==> flow/design.v <==
`timescale 1ns / 1ps
module conv_core #(
    parameter DATA_WIDTH  = 8,
    parameter KERNEL_SIZE = 3
)(
    input  wire clk,
    input  wire rst_n,
    input  wire [DATA_WIDTH-1:0] pixel_in,
    input  wire valid_in,
    output reg [DATA_WIDTH-1:0] conv_out,
    output reg valid_out
);
    wire [(DATA_WIDTH * KERNEL_SIZE * KERNEL_SIZE)-1:0] window_flat;
    wire window_valid;
    wire fsm_valid_out;  
    wire [DATA_WIDTH-1:0] mac_result;
    wire mac_valid;
    wire start_mac;
    line_buffer #(
        .DATA_WIDTH(DATA_WIDTH),
        .KERNEL_SIZE(KERNEL_SIZE)
    ) u_line (
        .clk        (clk),
        .rst_n      (rst_n),
        .pixel_in   (pixel_in),
        .valid_in   (valid_in),
        .window_flat(window_flat), 
        .valid_out  (window_valid)
    );
    fsm_controller u_fsm (
        .clk          (clk),
        .rst_n        (rst_n),
        .valid_in     (window_valid),
        .start_mac    (start_mac),
        .output_valid (fsm_valid_out) 
    );
    mac_unit #(
        .DATA_WIDTH (DATA_WIDTH),
        .KERNEL_SIZE(KERNEL_SIZE)
    ) u_mac (
        .clk       (clk),
        .rst_n     (rst_n),
        .data_in   (window_flat), 
        .valid_in  (window_valid & start_mac),
        .mac_out   (mac_result),
        .valid_out (mac_valid)
    );
    always @(posedge clk or negedge rst_n) begin 
        if (!rst_n) begin
            conv_out  <= 0;
            valid_out <= 0;
        end else if (mac_valid) begin
            conv_out  <= mac_result;
            valid_out <= 1'b1;
        end else begin
            valid_out <= 1'b0;
        end
    end
endmodule
`timescale 1ns / 1ps
module fsm_controller (
    input  wire clk,
    input  wire rst_n,
    input  wire valid_in,
    output reg  start_mac,
    output reg  output_valid
);
    reg [1:0] state;
    localparam IDLE = 2'b00, PROCESS = 2'b01;
    always @(posedge clk or negedge rst_n) begin
        if (!rst_n) begin
            state <= IDLE;
            start_mac <= 0;
            output_valid <= 0;
        end else begin
            case (state)
                IDLE: begin
                    if (valid_in) begin
                        state <= PROCESS;
                        start_mac <= 1;
                    end
                end
                PROCESS: begin
                    if (!valid_in) begin
                        state <= IDLE;
                        start_mac <= 0;
                    end
                end
            endcase
        end
    end
endmodule
`timescale 1ns / 1ps
module line_buffer #(
    parameter DATA_WIDTH  = 8,
    parameter KERNEL_SIZE = 3
)(
    input  wire clk,
    input  wire rst_n,
    input  wire [DATA_WIDTH-1:0] pixel_in,
    input  wire valid_in,
    output wire [(DATA_WIDTH * KERNEL_SIZE * KERNEL_SIZE)-1:0] window_flat,
    output reg  valid_out
);
    reg [DATA_WIDTH-1:0] line0 [0:KERNEL_SIZE-1];
    reg [DATA_WIDTH-1:0] line1 [0:KERNEL_SIZE-1];
    reg [DATA_WIDTH-1:0] line2 [0:KERNEL_SIZE-1];
    integer i;
    always @(posedge clk or negedge rst_n) begin
        if (!rst_n) begin
            for (i = 0; i < KERNEL_SIZE; i = i + 1) begin
                line0[i] <= 0; line1[i] <= 0; line2[i] <= 0;
            end
            valid_out <= 1'b0;
        end
        else if (valid_in) begin
            for (i = 0; i < KERNEL_SIZE-1; i = i + 1) begin
                line0[i] <= line0[i+1];
                line1[i] <= line1[i+1];
                line2[i] <= line2[i+1];
            end
            line2[KERNEL_SIZE-1] <= pixel_in;
            line1[KERNEL_SIZE-1] <= line2[0];  
            line0[KERNEL_SIZE-1] <= line1[0];  
            valid_out <= 1'b1;
        end
        else begin
            valid_out <= 1'b0;
        end
    end
    genvar r, c;
    generate
        for (r = 0; r < KERNEL_SIZE; r = r + 1) begin : ROW
            for (c = 0; c < KERNEL_SIZE; c = c + 1) begin : COL
                assign window_flat[DATA_WIDTH*(r*KERNEL_SIZE+c+1)-1 -: DATA_WIDTH] = 
                    (r==0) ? line0[c] :
                    (r==1) ? line1[c] :
                             line2[c];
            end
        end
    endgenerate
endmodule
`timescale 1ns / 1ps
module mac_unit #(
    parameter DATA_WIDTH  = 8,
    parameter KERNEL_SIZE = 3
)(
    input  wire        clk,
    input  wire        rst_n,    
    input  wire [(DATA_WIDTH*KERNEL_SIZE*KERNEL_SIZE)-1:0] data_in,  
    input  wire        valid_in,
    output reg [DATA_WIDTH-1:0] mac_out,
    output reg        valid_out
);
    wire [DATA_WIDTH-1:0] p [0:8];
    assign {p[0], p[1], p[2], p[3], p[4], p[5], p[6], p[7], p[8]} = data_in;
    wire signed [7:0] k [0:8];
    assign k[0] = 1; assign k[1] = 1; assign k[2] = 1;
    assign k[3] = 1; assign k[4] = 1; assign k[5] = 1;
    assign k[6] = 1; assign k[7] = 1; assign k[8] = 1;
    reg signed [15:0] sum;
    integer i;
    always @(posedge clk or negedge rst_n) begin
        if (!rst_n) begin
            sum <= 0;
            mac_out <= 0;
            valid_out <= 0;
        end else if (valid_in) begin
            sum = (p[0]*k[0]) + (p[1]*k[1]) + (p[2]*k[2]) +
                  (p[3]*k[3]) + (p[4]*k[4]) + (p[5]*k[5]) +
                  (p[6]*k[6]) + (p[7]*k[7]) + (p[8]*k[8]);
            mac_out <= sum / 9; 
            valid_out <= 1'b1;
        end else begin
            valid_out <= 1'b0;
        end
    end
endmodule
module top (
    input clk,
    input rst_n,
    input [7:0] pixel_in,
    input valid_in,
    output [7:0] conv_out,
    output valid_out
);
    conv_core #(
        .DATA_WIDTH(8),
        .KERNEL_SIZE(3)
    ) u_conv (
        .clk(clk),
        .rst_n(rst_n),
        .pixel_in(pixel_in),
        .valid_in(valid_in),
        .conv_out(conv_out),
        .valid_out(valid_out)
    );
endmodule
---- Step by step through the tools: top ----
Tool output for the design above, in the order of the flow.
Line numbers count from 1 in the design file above.
Cell names lack the library's common part.
Not given: --
inputs
  design top .............................. top
  clock port .............................. clk
  standard-cell library ................... sky130hd
  corner .................................. tt_025C_1v80

---- Word-level counts ----
Counts by Yosys on the flattened word-level netlist (proc, flatten, opt, wreduce). Print and check cells are left out. Cells with the same type and inputs are merged into one.
storage and ports
  flip-flop bits (word level) ............. 94
  bits of input ports ..................... 11
  output and inout bits ................... 9
  word-level cells ........................ 41
cells by class
  add/sub/neg operators ................... 8
  div/mod/pow operators ................... 1
  eq/ne operators ......................... 3
  multiplexer cells ....................... 9
  bitwise gates (word level) .............. 1
  reduce/logical cells .................... 3
operator list
  cell                                                            count
  16-bit by 5-bit divider with 32-bit output with constant B      1
  15-bit by 8-bit adder with 16-bit output                        1
  14-bit by 8-bit adder with 15-bit output                        1
  13-bit by 8-bit adder with 14-bit output                        1
  12-bit by 8-bit adder with 13-bit output                        1
  11-bit by 8-bit adder with 12-bit output                        1
  10-bit by 8-bit adder with 11-bit output                        1
  9-bit by 8-bit adder with 10-bit output                         1
  8-bit by 8-bit adder with 9-bit output                          1
  1-bit 2-to-1 mux                                                5
  2-bit parallel mux with 2-bit select                            1
  2-bit 2-to-1 mux                                                2
  3-bit AND reduction                                             1
  2-bit by 1-bit equality test with 1-bit output with constant B  1
  2-bit by 1-bit != test with 1-bit output with constant B        1
  2-bit != test with constant B                                   1
  2-bit logical NOT                                               1
  2-bit nonzero test                                              1
  1-bit parallel mux with 2-bit select                            1
  1-bit bitwise AND                                               1

---- Depth ----
Longest topological path by Yosys (ltp), each cell counted once; first at word level (registers and memories cut), then after technology mapping (sequential cells cut; the memories' decode and read muxes count).
logic depth
  word-level depth ........................ 9
  ABC_AREA ................................ 1
  mapped depth ............................ 65
  gate-level depth less buffers ........... 65

---- Synthesis result ----
Source: synth_stat.txt of the flow (Yosys; design flattened, memories mapped). It holds for the ABC_AREA given above (unset counts as 0); a run with the other value may have another netlist.
cells by type
  type      count  total area (µm²)
  dfrtp_1   93     2.33E+03
  fa_1      54     1.08E+03
  nand2_1   189    709.43
  inv_1     125    469.2
  mux2_2    29     326.563
  nand3_1   44     220.211
  nor2_1    57     213.955
  o21ai_0   42     210.202
  ha_1      16     200.192
  a21oi_1   31     155.149
  nand2_2   21     131.376
  nand4_1   21     131.376
  xor2_1    13     113.859
  nand2_4   10     112.608
  nand3_2   10     100.096
  nand3b_1  12     90.086
  nand3_4   5      87.584
  nor2_4    6      67.565
Not listed: further types 24, cells in them 61.
mapped netlist
  cells in the netlist .................... 839
  synthesis area .......................... 7175.6 µm²
  sequential area ......................... 2353.5 µm²
  mapped flip-flops ....................... 94
  buffer cells ............................ 19

---- Path before layout ----
Source: OpenSTA report_checks on the synthesized netlist (no wires, ideal clock, input and output delay 20% of the period each), path of least setup slack; recovery checks are left aside. Register names are those of the netlist, which keeps one name where synthesis merged equal registers.
path post-synthesis
  path type ............................... register to register
  start ................................... reg u_conv.u_line.line2[0][2]
  end ..................................... reg u_conv.u_mac.mac_out[0]
  period .................................. 12.4 ns
  library setup time ...................... 0.116 ns
  time at the first pin ................... 0.000 ns
  arrival ................................. 8.039 ns
  data required time ...................... 12.284 ns
  setup slack ............................. 4.244 ns
  path delay .............................. 8.155 ns
  stages .................................. 53
  path buffers ............................ 2
  period reached after synthesis .......... 8.156 ns
"path delay" is the arrival time less input delay plus setup time.
"stages": output pins that drive a net of the path, with the launching flip-flop's if there is one; two outputs of one cell count as two.
"period reached after synthesis" = period - worst setup slack (recovery checks aside). The figure is calculated, with input and output delays left at 20% of the set period.
The rows between start and end are the longest chain of elaborated cells between them; the timing report does not say that the signal goes this way. Where chains are equally long, one stands for them.
Each line given opens the expression or statement behind the cell; cells for indexed reads and writes are added by Yosys, which also makes memories of some case tables.
between the ends, post-synthesis
  path through ............................ dfrtp_1 > fa_1 > fa_1 > fa_1 > fa_1 > ha_1 > fa_1 > nand2_1 > nand2_1 > nand3_1 > nand3_1 > nand2_4 > nand3_4 > ha_1 > inv_1 > a21boi_4 > nor2_1 > nand3_4 > (+17 left out) > buf_2 > nand4_1 > nand2_1 > inv_1 > ha_1 > nand2_1 > nand2_2 > nor2_4 > nand3_2 > buf_6 > nand2_1 > inv_1 > nor2_1 > nand2_1 > nor2_1 > nand3_1 > nand2_1 > nand2_1
  length of the longest elaborated chain .. 8
  elaborated cells on any way between the ends .. 8
  source lines of those cells ............. 2
  classes of those cells .................. add/sub: 7; div: 1
ends and longest elaborated chain, post-synthesis
  item                                        RTL line  source
  from (decl)                                 107       reg [DATA_WIDTH-1:0] line2 [0:KERNEL_SIZE-1];
  from (assign)                               112       line0[i] <= 0; line1[i] <= 0; line2[i] <= 0;
  from (assign)                               120       line2[i] <= line2[i+1];
  9-bit by 8-bit adder with 10-bit output     169       sum = (p[0]*k[0]) + (p[1]*k[1]) + (p[2]*k[2]) +
  10-bit by 8-bit adder with 11-bit output    169
  11-bit by 8-bit adder with 12-bit output    169
  12-bit by 8-bit adder with 13-bit output    169
  13-bit by 8-bit adder with 14-bit output    169
  14-bit by 8-bit adder with 15-bit output    169
  15-bit by 8-bit adder with 16-bit output    169
  16-bit by 5-bit divider with 32-bit output  172       mac_out <= sum / 9;
  to (assign)                                 166       mac_out <= 0;
  to (assign)                                 172
  to (decl)                                   152       output reg [DATA_WIDTH-1:0] mac_out,

---- Worst path after layout ----
Path of least setup slack in the final report of run 1 (OpenROAD, finished layout, wires in). Where an end is a register, its clock arrival counts in the times.
path post-layout
  path type ............................... register to register
  start ................................... reg u_conv.u_line.line2[0][2]
  end ..................................... reg u_conv.u_mac.mac_out[0]
  period .................................. 14.8 ns
  library setup time ...................... 0.10 ns
  time at the first pin ................... 0.36 ns
  arrival ................................. 9.76 ns
  data required time ...................... 15.04 ns
  setup slack ............................. 5.28 ns
  stages .................................. 51
  path buffers ............................ 2
The rows between start and end are the longest chain of elaborated cells between them; the timing report does not say that the signal goes this way. Where chains are equally long, one stands for them.
between the ends, post-layout
  path through ............................ dfrtp_1 > fa_1 > fa_1 > fa_1 > fa_1 > ha_1 > fa_1 > nand2_1 > nand2_1 > nand3_1 > nand3_1 > nand2_4 > nand3_4 > ha_1 > inv_1 > a21boi_4 > nor2_1 > nand3_4 > (+15 left out) > nand4_2 > nand2_2 > buf_2 > nand4_1 > nand2_1 > inv_1 > ha_1 > nand2_1 > nand2_2 > nor2_4 > nand3_2 > buf_6 > a21oi_1 > nand2_1 > nor2_1 > nand3_1 > nand2_1 > nand2_1
  length of the longest elaborated chain .. 8
  elaborated cells on any way between the ends .. 8
  source lines of those cells ............. 2
  classes of those cells .................. add/sub: 7; div: 1
ends and longest elaborated chain, post-layout
  item                                        RTL line  source
  from (decl)                                 107       reg [DATA_WIDTH-1:0] line2 [0:KERNEL_SIZE-1];
  from (assign)                               112       line0[i] <= 0; line1[i] <= 0; line2[i] <= 0;
  from (assign)                               120       line2[i] <= line2[i+1];
  9-bit by 8-bit adder with 10-bit output     169       sum = (p[0]*k[0]) + (p[1]*k[1]) + (p[2]*k[2]) +
  10-bit by 8-bit adder with 11-bit output    169
  11-bit by 8-bit adder with 12-bit output    169
  12-bit by 8-bit adder with 13-bit output    169
  13-bit by 8-bit adder with 14-bit output    169
  14-bit by 8-bit adder with 15-bit output    169
  15-bit by 8-bit adder with 16-bit output    169
  16-bit by 5-bit divider with 32-bit output  172       mac_out <= sum / 9;
  to (assign)                                 166       mac_out <= 0;
  to (assign)                                 172
  to (decl)                                   152       output reg [DATA_WIDTH-1:0] mac_out,

Subject: top on sky130hd, stored results

Hello all,

Flow measurements of top on sky130hd: 2 stored runs with different settings, listed in no order. Input and output delays are each 20% of the period that was set; the output load is 0.01 pF.
By "achieved clock period" is meant the clock period of the run minus its worst setup slack. This is arithmetic on one report: input and output delays are still those of the set period (20% each).
"time of the worst setup path" = time allowed to the worst setup path (clock period - input delay - output delay, where it has them) - its slack; a late launch clock adds to it, a late capture clock takes from it.

======== run 1 ========
==> flow/run.sh <==
#!/bin/bash
# the make line also repeats the synthesis and layout settings of config.mk as NAME=value (left out here)
make -C /OpenROAD-flow-scripts/flow DESIGN_CONFIG=/design/flow/config.mk WORK_HOME=/design/flow/orfs CLKGATE_MAP_FILE= finish
==> flow/config.mk <==
export PLATFORM = sky130hd
export DESIGN_NAME = top
export DESIGN_NICKNAME = top
export VERILOG_FILES = /design/flow/design.v
export SDC_FILE = /design/flow/constraint.sdc
export NUM_CORES = 4
export LEC_CHECK = 0
export ABC_AREA = 1
export CAP_MARGIN = 20
export CORE_ASPECT_RATIO = 1.27
export CORE_MARGIN = 3
export CORE_UTILIZATION = 40
export CTS_CLUSTER_DIAMETER = 132
export GPL_TIMING_DRIVEN = 0
export MIN_ROUTING_LAYER = met2
export PLACE_DENSITY = 0.8
export SETUP_SLACK_MARGIN = 2.92
export SLEW_MARGIN = 20
export TNS_END_PERCENT = 50
==> flow/constraint.sdc <==
create_clock -name core_clock -period 14.8 [get_ports {clk}]
set_input_delay 2.9600 -clock core_clock [delete_from_list [all_inputs] [get_ports {clk}]]
set_output_delay 2.9600 -clock core_clock [all_outputs]
set_load 0.01 [all_outputs]

-------- measured, run 1 --------
  summed negative setup slack ............. 0.000 ns
  die size ................................ 19594.0 µm²
  standard-cell area after layout ......... 7957.6 µm²
  lowest hold slack ....................... 0.368 ns
  time of the worst setup path ............ 9.52 ns
  critical path type ...................... register to register
  utilization in the final report ......... 0.458
  synthesized cell area ................... 7175.6 µm²
  achieved clock period ................... 9.515 ns
  worst setup slack after layout .......... 5.285 ns

======== run 2 ========
==> flow/run.sh <==
#!/bin/bash
# the make line also repeats the synthesis and layout settings of config.mk as NAME=value (left out here)
make -C /OpenROAD-flow-scripts/flow DESIGN_CONFIG=/design/flow/config.mk WORK_HOME=/design/flow/orfs CLKGATE_MAP_FILE= finish
==> flow/config.mk <==
export PLATFORM = sky130hd
export DESIGN_NAME = top
export DESIGN_NICKNAME = top
export VERILOG_FILES = /design/flow/design.v
export SDC_FILE = /design/flow/constraint.sdc
export NUM_CORES = 4
export LEC_CHECK = 0
export ABC_AREA = 1
export CAP_MARGIN = 20
export CELL_PAD_IN_SITES_DETAIL_PLACEMENT = 0
export CORE_MARGIN = 3
export CORE_UTILIZATION = 40
export CTS_CLUSTER_SIZE = 60
export GPL_TIMING_DRIVEN = 1
export MAX_ROUTING_LAYER = met4
export MIN_ROUTING_LAYER = met1
export PLACE_DENSITY_LB_ADDON = 0.21
export SETUP_SLACK_MARGIN = 1.82
export SLEW_MARGIN = 20
export TNS_END_PERCENT = 95
==> flow/constraint.sdc <==
create_clock -name core_clock -period 11.5 [get_ports {clk}]
set_input_delay 2.3000 -clock core_clock [delete_from_list [all_inputs] [get_ports {clk}]]
set_output_delay 2.3000 -clock core_clock [all_outputs]
set_load 0.01 [all_outputs]

-------- measured, run 2 --------
  summed negative setup slack ............. 0.000 ns
  die size ................................ 19581.8 µm²
  standard-cell area after layout ......... 7921.4 µm²
  lowest hold slack ....................... 0.453 ns
  time of the worst setup path ............ 8.96 ns
  critical path type ...................... register to register
  utilization in the final report ......... 0.455
  synthesized cell area ................... 7175.6 µm²
  achieved clock period ................... 8.961 ns
  worst setup slack after layout .......... 2.539 ns

Thanks
